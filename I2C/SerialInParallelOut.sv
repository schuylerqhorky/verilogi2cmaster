==> flow/design.v <==
module SerialInParallelOut(dOut, dIn, clk);
	input dIn;
	input clk;
	output[7:0] dOut;
	wire dIn;
	wire clk;
	reg[7:0] dOut;
	reg[2:0] index = 3'b111;
	always @(posedge clk)
	begin
	   dOut[index] = dIn;
	   index = index - 1;
	end
endmodule
Reports on SerialInParallelOut --
The steps from the RTL of SerialInParallelOut to its reports follow in flow order. Lines are those of the file above, counted from 1. Not given: --
Design: top module SerialInParallelOut, clock input clk, library sky130hd, timing corner tt_025C_1v80

Word level --
Counts by Yosys on the flattened word-level netlist (proc, flatten, opt, wreduce; memories kept). Register bits leave out memories and registers merged into their read ports (data or address); mux counts leave out enables and synchronous resets folded into registers. Print and check cells are left out. Cells with the same type and inputs are merged into one.
Operators by class: add/sub/neg operators 2, shift operators 2, bitwise logic cells 3
Operators with widths (count):
- 1-bit by 4-bit variable shift with 8-bit output | 1
- 1-bit by 4-bit variable shift with 8-bit output with constant A | 1
- 8-bit AND | 1
- 8-bit OR | 1
- 8-bit inverter | 1
- 3-bit negator with 4-bit output | 1
- 3-bit by 1-bit subtractor with 3-bit output with constant B | 1
Word-level totals: bits in registers 11, input port bits 2, elaborated cells 9

Longest topological paths --
Depth = most cells in a row (Yosys ltp): at word level without a register or memory, in the mapped netlist without a sequential cell, where the memories' decode and read muxes count.
Logic depth: depth in word-level cells 5, ABC_AREA 0, mapped depth 6, depth with buffers taken out 6

Mapped cells and area --
The flow's flattened synthesis, as Yosys stat reports it; memories are mapped. The netlist is that of the ABC_AREA named above (0 if unset); the other value can give another one.
Mapped netlist: cell count 38, cell area after synthesis 422.9 µm², flip-flop cells 11, buffer cells 0
Cell types:
- sky130_fd_sc_hd__dfxtp_1 | count 11, area in all 220.211 µm²
- sky130_fd_sc_hd__ha_1 | count 3, area in all 37.536 µm²
- sky130_fd_sc_hd__o2bb2ai_1 | count 4, area in all 35.034 µm²
- sky130_fd_sc_hd__mux2_1 | count 2, area in all 22.522 µm²
- sky130_fd_sc_hd__mux2_2 | count 2, area in all 22.522 µm²
- sky130_fd_sc_hd__nor4_1 | count 3, area in all 18.768 µm²
- sky130_fd_sc_hd__xnor2_2 | count 1, area in all 16.266 µm²
- sky130_fd_sc_hd__nand2_1 | count 4, area in all 15.014 µm²
- sky130_fd_sc_hd__inv_1 | count 3, area in all 11.261 µm²
- sky130_fd_sc_hd__nand3_1 | count 2, area in all 10.01 µm²
- sky130_fd_sc_hd__nand4_1 | count 1, area in all 6.256 µm²
- sky130_fd_sc_hd__inv_2 | count 1, area in all 3.754 µm²
- sky130_fd_sc_hd__nor2_1 | count 1, area in all 3.754 µm²

Worst setup path after synthesis --
Path of least setup slack by OpenSTA after synthesis, without wires, with an ideal clock, recovery checks aside; 20% of the period is set as input and as output delay. Where synthesis merged equal registers, the netlist keeps one of their names.
Timing path after synthesis: kind register to register, start point register index[0], end point register dOut[2], clock period 3.29 ns, library setup time 0.123 ns, time at the first pin 0.000 ns, arrival 1.681 ns, setup slack 1.485 ns, delay of the path 1.804 ns, stages on the path 7, path buffers 0, period reached after synthesis 1.805 ns
"delay of the path" is the arrival time less input delay plus setup time. "stages on the path": output pins that drive a net of the path, with the launching flip-flop's if there is one; two outputs of one cell count as two. "period reached after synthesis" = period - worst setup slack (recovery checks aside). The figure is calculated, with input and output delays left at 20% of the set period. The rows between start and end are the longest chain of elaborated cells between them; the timing report does not say that the signal goes this way. Where chains are equally long, one stands for them. Each line given opens the expression or statement behind the cell; cells for indexed reads and writes are added by Yosys, which also makes memories of some case tables.
Between the ends, after synthesis: cell sequence sky130_fd_sc_hd__dfxtp_1 -> sky130_fd_sc_hd__inv_1 -> sky130_fd_sc_hd__ha_1 -> sky130_fd_sc_hd__xnor2_2 -> sky130_fd_sc_hd__inv_2 -> sky130_fd_sc_hd__nor4_1 -> sky130_fd_sc_hd__mux2_1, cells in the longest elaborated chain 5, elaborated cells between the ends (all ways) 6, RTL lines with such cells 1
Ends and longest elaborated chain, after synthesis:
- start, declared | RTL line 8 | reg[2:0] index = 3'b111;
- start, assigned | RTL line 12 | index = index - 1;
- 3-bit negator with 4-bit output | RTL line 11 | dOut[index] = dIn;
- 1-bit by 4-bit variable shift with 8-bit output | RTL line 11
- 8-bit inverter | RTL line 11
- 8-bit AND | RTL line 11
- 8-bit OR | RTL line 11
- end, assigned | RTL line 11
- end, declared | RTL line 4 | output[7:0] dOut;

Timing after layout --
From the final timing report of run A: the path of least setup slack in the routed layout; clock arrival at registers is part of the times.
Timing path after layout: kind register to register, start point register index[0], end point register dOut[6], clock period 2.19 ns, library setup time 0.10 ns, time at the first pin 0.26 ns, arrival 1.86 ns, setup slack 0.49 ns, stages on the path 7, path buffers 1
The rows between start and end are the longest chain of elaborated cells between them; the timing report does not say that the signal goes this way. Where chains are equally long, one stands for them.
Between the ends, after layout: cell sequence sky130_fd_sc_hd__dfxtp_4 -> sky130_fd_sc_hd__inv_1 -> sky130_fd_sc_hd__ha_1 -> sky130_fd_sc_hd__xnor2_2 -> sky130_fd_sc_hd__buf_4 -> sky130_fd_sc_hd__nor4_2 -> sky130_fd_sc_hd__mux2_2, cells in the longest elaborated chain 5, elaborated cells between the ends (all ways) 6, RTL lines with such cells 1
Ends and longest elaborated chain, after layout:
- start, declared | RTL line 8 | reg[2:0] index = 3'b111;
- start, assigned | RTL line 12 | index = index - 1;
- 3-bit negator with 4-bit output | RTL line 11 | dOut[index] = dIn;
- 1-bit by 4-bit variable shift with 8-bit output | RTL line 11
- 8-bit inverter | RTL line 11
- 8-bit AND | RTL line 11
- 8-bit OR | RTL line 11
- end, assigned | RTL line 11
- end, declared | RTL line 4 | output[7:0] dOut;

Data sheet: physical implementation of SerialInParallelOut

SerialInParallelOut through Yosys and OpenROAD on sky130hd: 2 stored runs, unordered, with their settings and measured results. The constraints put input and output delay at 20% of the set period each and load the outputs with 0.01 pF.
"period reached": clock period set for the run, less the worst setup slack. It is reckoned from that one timing run; input and output delays stay at 20% of the period that was set.
By "total power after layout" is meant OpenSTA's value without simulated activity: inputs other than the clock are taken to toggle once in ten clock periods, and the tool carries that through the logic.

* Run A | settings: period_ns 2.19; SETUP_SLACK_MARGIN 0.41; CAP_MARGIN 20; CORE_MARGIN 2; CORE_UTILIZATION 40; SLEW_MARGIN 20 | results: standard-cell area of the final layout 601.8 µm²; smallest setup slack 0.492 ns; area inside the die boundary 1333.3 µm²; utilization after layout 62.5 %; total power after layout 0.0003139 W; period reached 1.698 ns; total negative slack on setup checks 0.000 ns; chip area after synthesis (Yosys) 422.9 µm²
* Run B | settings: period_ns 2.6; CORE_UTILIZATION 44; PLACE_DENSITY_LB_ADDON 0.28; HOLD_SLACK_MARGIN 0.08; CORE_MARGIN 8; CELL_PAD_IN_SITES_GLOBAL_PLACEMENT 3; GPL_TIMING_DRIVEN 1; GPL_ROUTABILITY_DRIVEN 1; MAX_ROUTING_LAYER met5; CAP_MARGIN 20; SLEW_MARGIN 20 | no final report: placement broke off with FLW-0024
